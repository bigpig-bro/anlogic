==> flow/design.v <==
module cmos_8_16bit(
	input              rst_n,
	input              pclk,
	input [7:0]        pdata_i,
	input              de_i,
	output reg[15:0]   pdata_o,
	output reg         hblank,
	output reg         de_o
);
reg[7:0] pdata_i_d0;
reg x_cnt;
always@(posedge pclk)
begin
	pdata_i_d0 <= pdata_i;
end
always@(posedge pclk or negedge rst_n)
begin
	if(!rst_n)
		x_cnt <= 0;
	else if(de_i)
		x_cnt <= ~x_cnt ;
	else
		x_cnt <= 0;
end
always@(posedge pclk or negedge rst_n)
begin
	if(!rst_n)
		de_o <= 1'b0;
	else if(de_i && x_cnt)
		de_o <= 1'b1;
	else
		de_o <= 1'b0;
end
always@(posedge pclk or negedge rst_n)
begin
	if(!rst_n)
		hblank <= 1'b0;
	else
		hblank <= de_i;
end
always@(posedge pclk or negedge rst_n)
begin
	if(!rst_n)
		pdata_o <= 16'd0;
	else if(de_i && x_cnt)
		pdata_o <= {pdata_i_d0,pdata_i};
	else
		pdata_o <= pdata_o;
end
endmodule 
Tool chain data of cmos_8_16bit
What the tools print for cmos_8_16bit, step after step.
Line numbers count from 1 in the design file above.
Library cell names are shortened.
{"block": "inputs", "design": "cmos_8_16bit", "clock_port": "pclk", "cell_library": "sky130hd", "lib_corner": "tt_025C_1v80"}

After elaboration
Counts by Yosys on the flattened word-level netlist (proc, flatten, opt, wreduce; memories kept). Register bits leave out memories and registers merged into their read ports (data or address); mux counts leave out enables and synchronous resets folded into registers. Print and check cells are left out. Cells with the same type and inputs are merged into one.
{"block": "op_classes", "n_addsub": 0, "n_mul": 0, "div_mod_pow": 0, "cmp": 0, "n_eq": 0, "n_shift": 0, "muxes": 2, "n_logic": 1, "n_reduce_logical": 1}
{"block": "ops", "operator": "two-way mux 1 bit", "count": 2}
{"block": "ops", "operator": "logical AND 1 bit", "count": 1}
{"block": "ops", "operator": "NOT 1 bit", "count": 1}
{"block": "bits", "register_bits": 27, "latch_bits": 0, "ramBits": 0, "rom_bits": 0, "clocked_rd_ports_x_width": 0, "n_memories": 0, "word_cells": 9}

Longest topological paths
Yosys ltp: most cells in a row. Word level: on the elaborated netlist, between registers, memories and ports. Mapped: between sequential cells and ports; inverters and the memories' decode and read muxes count.
{"block": "logic_depth", "word_depth": 2, "abc_area": 0, "mapped_depth": 3}

Synthesis result
Source: synth_stat.txt of the flow (Yosys; design flattened, memories mapped). It holds for the ABC_AREA given above (unset counts as 0); a run with the other value may have another netlist.
{"block": "mapped", "cells": 47, "mapped_area_um2": 893.4, "seq_area_um2": 635.6, "ff_cells": 27, "n_buf": 1}
{"block": "by_type", "cell": "dfrtp_1", "count": 19}
{"block": "by_type", "cell": "dfxtp_1", "count": 8}
{"block": "by_type", "cell": "mux2_4", "count": 9}
{"block": "by_type", "cell": "mux2_2", "count": 7}
{"block": "by_type", "cell": "buf_12", "count": 1}
{"block": "by_type", "cell": "nand2_4", "count": 1}
{"block": "by_type", "cell": "and2b_2", "count": 1}
{"block": "by_type", "cell": "inv_1", "count": 1}

Path before layout
Path of least setup slack by OpenSTA after synthesis, without wires, with an ideal clock, recovery checks aside; 20% of the period is set as input and as output delay. Where synthesis merged equal registers, the netlist keeps one of their names.
{"block": "synth_timing", "kind": "flip-flop to flip-flop", "start": "reg x_cnt", "end": "reg pdata_o[10]", "tclk_ps": 1950, "setup_time_ps": 125, "launch_ps": 0, "t_arrival_ps": 927, "required_ps": 1825, "path_slack_ps": 898, "path_delay_ps": 1052, "driving_pins": 4, "synth_period_reached_ps": 1052}
"path_delay_ps" is the arrival time less input delay plus setup time.
"driving_pins": output pins that drive a net of the path, with the launching flip-flop's if there is one; two outputs of one cell count as two.
"synth_period_reached_ps" = period - worst setup slack (recovery checks aside). The figure is calculated, with input and output delays left at 20% of the set period.
Between the ends stands the longest chain of elaborated cells between them, by number of cells; it is not shown to be the way that was timed. Of several equally long chains one is given.
Each line given opens the expression or statement behind the cell; cells for indexed reads and writes are added by Yosys, which also makes memories of some case tables.
A register here has more assigning lines than the two given.
{"block": "synth_via", "cell_sequence": "dfrtp_1 > nand2_4 > buf_12 > mux2_4", "elab_chain_len": 1}
{"block": "synth_lines", "element": "from (decl)", "line_no": 11, "rtl": "reg x_cnt;"}
{"block": "synth_lines", "element": "from (assign)", "line_no": 19, "rtl": "x_cnt <= 0;"}
{"block": "synth_lines", "element": "from (assign)", "line_no": 21, "rtl": "x_cnt <= ~x_cnt ;"}
{"block": "synth_lines", "element": "logical AND 1 bit", "line_no": 45, "rtl": "else if(de_i && x_cnt)"}
{"block": "synth_lines", "element": "to (assign)", "line_no": 46, "rtl": "pdata_o <= {pdata_i_d0,pdata_i};"}
{"block": "synth_lines", "element": "to (assign)", "line_no": 48, "rtl": "pdata_o <= pdata_o;"}
{"block": "synth_lines", "element": "to (decl)", "line_no": 6, "rtl": "output reg[15:0] pdata_o,"}

Path in the finished layout
From the final timing report of run A: the path of least setup slack in the routed layout; clock arrival at registers is part of the times.
The path's times are printed in steps of 10 ps; the period is the one set.
{"block": "layout_timing", "kind": "flip-flop to output port", "start": "reg pdata_o[1]", "end": "out pdata_o[1]", "tclk_ps": 1790, "launch_ps": 260, "t_arrival_ps": 1200, "required_ps": 1430, "path_slack_ps": 230, "driving_pins": 2}
A register here has more assigning lines than the two given.
{"block": "layout_via", "cell_sequence": "dfrtp_1 > clkdlybuf4s50_1", "elab_chain_len": 0}
{"block": "layout_lines", "element": "from (decl)", "line_no": 6, "rtl": "output reg[15:0] pdata_o,"}
{"block": "layout_lines", "element": "from (assign)", "line_no": 46, "rtl": "pdata_o <= {pdata_i_d0,pdata_i};"}
{"block": "layout_lines", "element": "from (assign)", "line_no": 48, "rtl": "pdata_o <= pdata_o;"}
{"block": "layout_lines", "element": "to (decl)", "line_no": 6}

Ticket comment

Flow measurements of cmos_8_16bit on sky130hd: 2 stored runs with different settings, listed in no order. Input and output delays are each 20% of the period that was set; the output load is 0.01 pF.
"period_less_ws_ps" means the clock period less the worst setup slack. The figure is calculated, with input and output delays left at 20% of the set period.
"worst_setup_path_time_ps": the worst setup path's part of the clock period (all of it between registers, 20% less for each end at a port) less its slack. A launch clock that arrives late makes it longer, a capture clock that arrives late makes it shorter.
By "power.total_uw" is meant OpenSTA's value without simulated activity: inputs other than the clock are taken to toggle once in ten clock periods, and the tool carries that through the logic.
"worst_setup_path_time_ps" is known to 10 ps.

Run A
==> flow/run.sh <==
#!/bin/bash
# the make line also repeats the synthesis and layout settings of config.mk as NAME=value (left out here)
make -C /OpenROAD-flow-scripts/flow DESIGN_CONFIG=/design/flow/config.mk WORK_HOME=/design/flow/orfs CLKGATE_MAP_FILE= finish
==> flow/config.mk <==
export PLATFORM = sky130hd
export DESIGN_NAME = cmos_8_16bit
export DESIGN_NICKNAME = cmos_8_16bit
export VERILOG_FILES = /design/flow/design.v
export SDC_FILE = /design/flow/constraint.sdc
export NUM_CORES = 4
export LEC_CHECK = 0
export CAP_MARGIN = 20
export CORE_ASPECT_RATIO = 1.71
export CORE_MARGIN = 2
export CORE_UTILIZATION = 15
export CTS_CLUSTER_SIZE = 32
export MIN_ROUTING_LAYER = met1
export SLEW_MARGIN = 20
export TNS_END_PERCENT = 30
==> flow/constraint.sdc <==
create_clock -name core_clock -period 1.79 [get_ports {pclk}]
set_input_delay 0.3580 -clock core_clock [delete_from_list [all_inputs] [get_ports {pclk}]]
set_output_delay 0.3580 -clock core_clock [all_outputs]
set_load 0.01 [all_outputs]

==> results of run A, as JSON <==
{
  "power.total_uw": 1392,
  "die_um2": 6611.2,
  "worst_setup_path_time_ps": 1200,
  "worst_path_kind": "flip-flop to output port",
  "ws_setup_ps": 235,
  "synthesis_area_um2": 893.4,
  "finalCellArea_um2": 1301.2,
  "util_pct": 22.7,
  "final_setup_tns_ps": 0,
  "period_less_ws_ps": 1555
}

Run B
==> flow/run.sh <==
#!/bin/bash
# the make line also repeats the synthesis and layout settings of config.mk as NAME=value (left out here)
make -C /OpenROAD-flow-scripts/flow DESIGN_CONFIG=/design/flow/config.mk WORK_HOME=/design/flow/orfs CLKGATE_MAP_FILE= finish
==> flow/config.mk <==
export PLATFORM = sky130hd
export DESIGN_NAME = cmos_8_16bit
export DESIGN_NICKNAME = cmos_8_16bit
export VERILOG_FILES = /design/flow/design.v
export SDC_FILE = /design/flow/constraint.sdc
export NUM_CORES = 4
export LEC_CHECK = 0
export CAP_MARGIN = 20
export CELL_PAD_IN_SITES_DETAIL_PLACEMENT = 0
export CORE_MARGIN = 2
export CORE_UTILIZATION = 49
export CTS_CLUSTER_DIAMETER = 308
export GPL_ROUTABILITY_DRIVEN = 1
export GPL_TIMING_DRIVEN = 1
export MIN_ROUTING_LAYER = met2
export PLACE_DENSITY = 0.65
export SLEW_MARGIN = 20
export TNS_END_PERCENT = 75
==> flow/constraint.sdc <==
create_clock -name core_clock -period 1.33 [get_ports {pclk}]
set_input_delay 0.2660 -clock core_clock [delete_from_list [all_inputs] [get_ports {pclk}]]
set_output_delay 0.2660 -clock core_clock [all_outputs]
set_load 0.01 [all_outputs]

==> results of run B, as JSON <==
{
  "power.total_uw": 1708,
  "ws_setup_ps": 43,
  "synthesis_area_um2": 893.4,
  "period_less_ws_ps": 1287,
  "util_pct": 70.7,
  "finalCellArea_um2": 1221.2,
  "worst_setup_path_time_ps": 1020,
  "worst_path_kind": "flip-flop to output port",
  "final_setup_tns_ps": 0,
  "die_um2": 2180.9
}
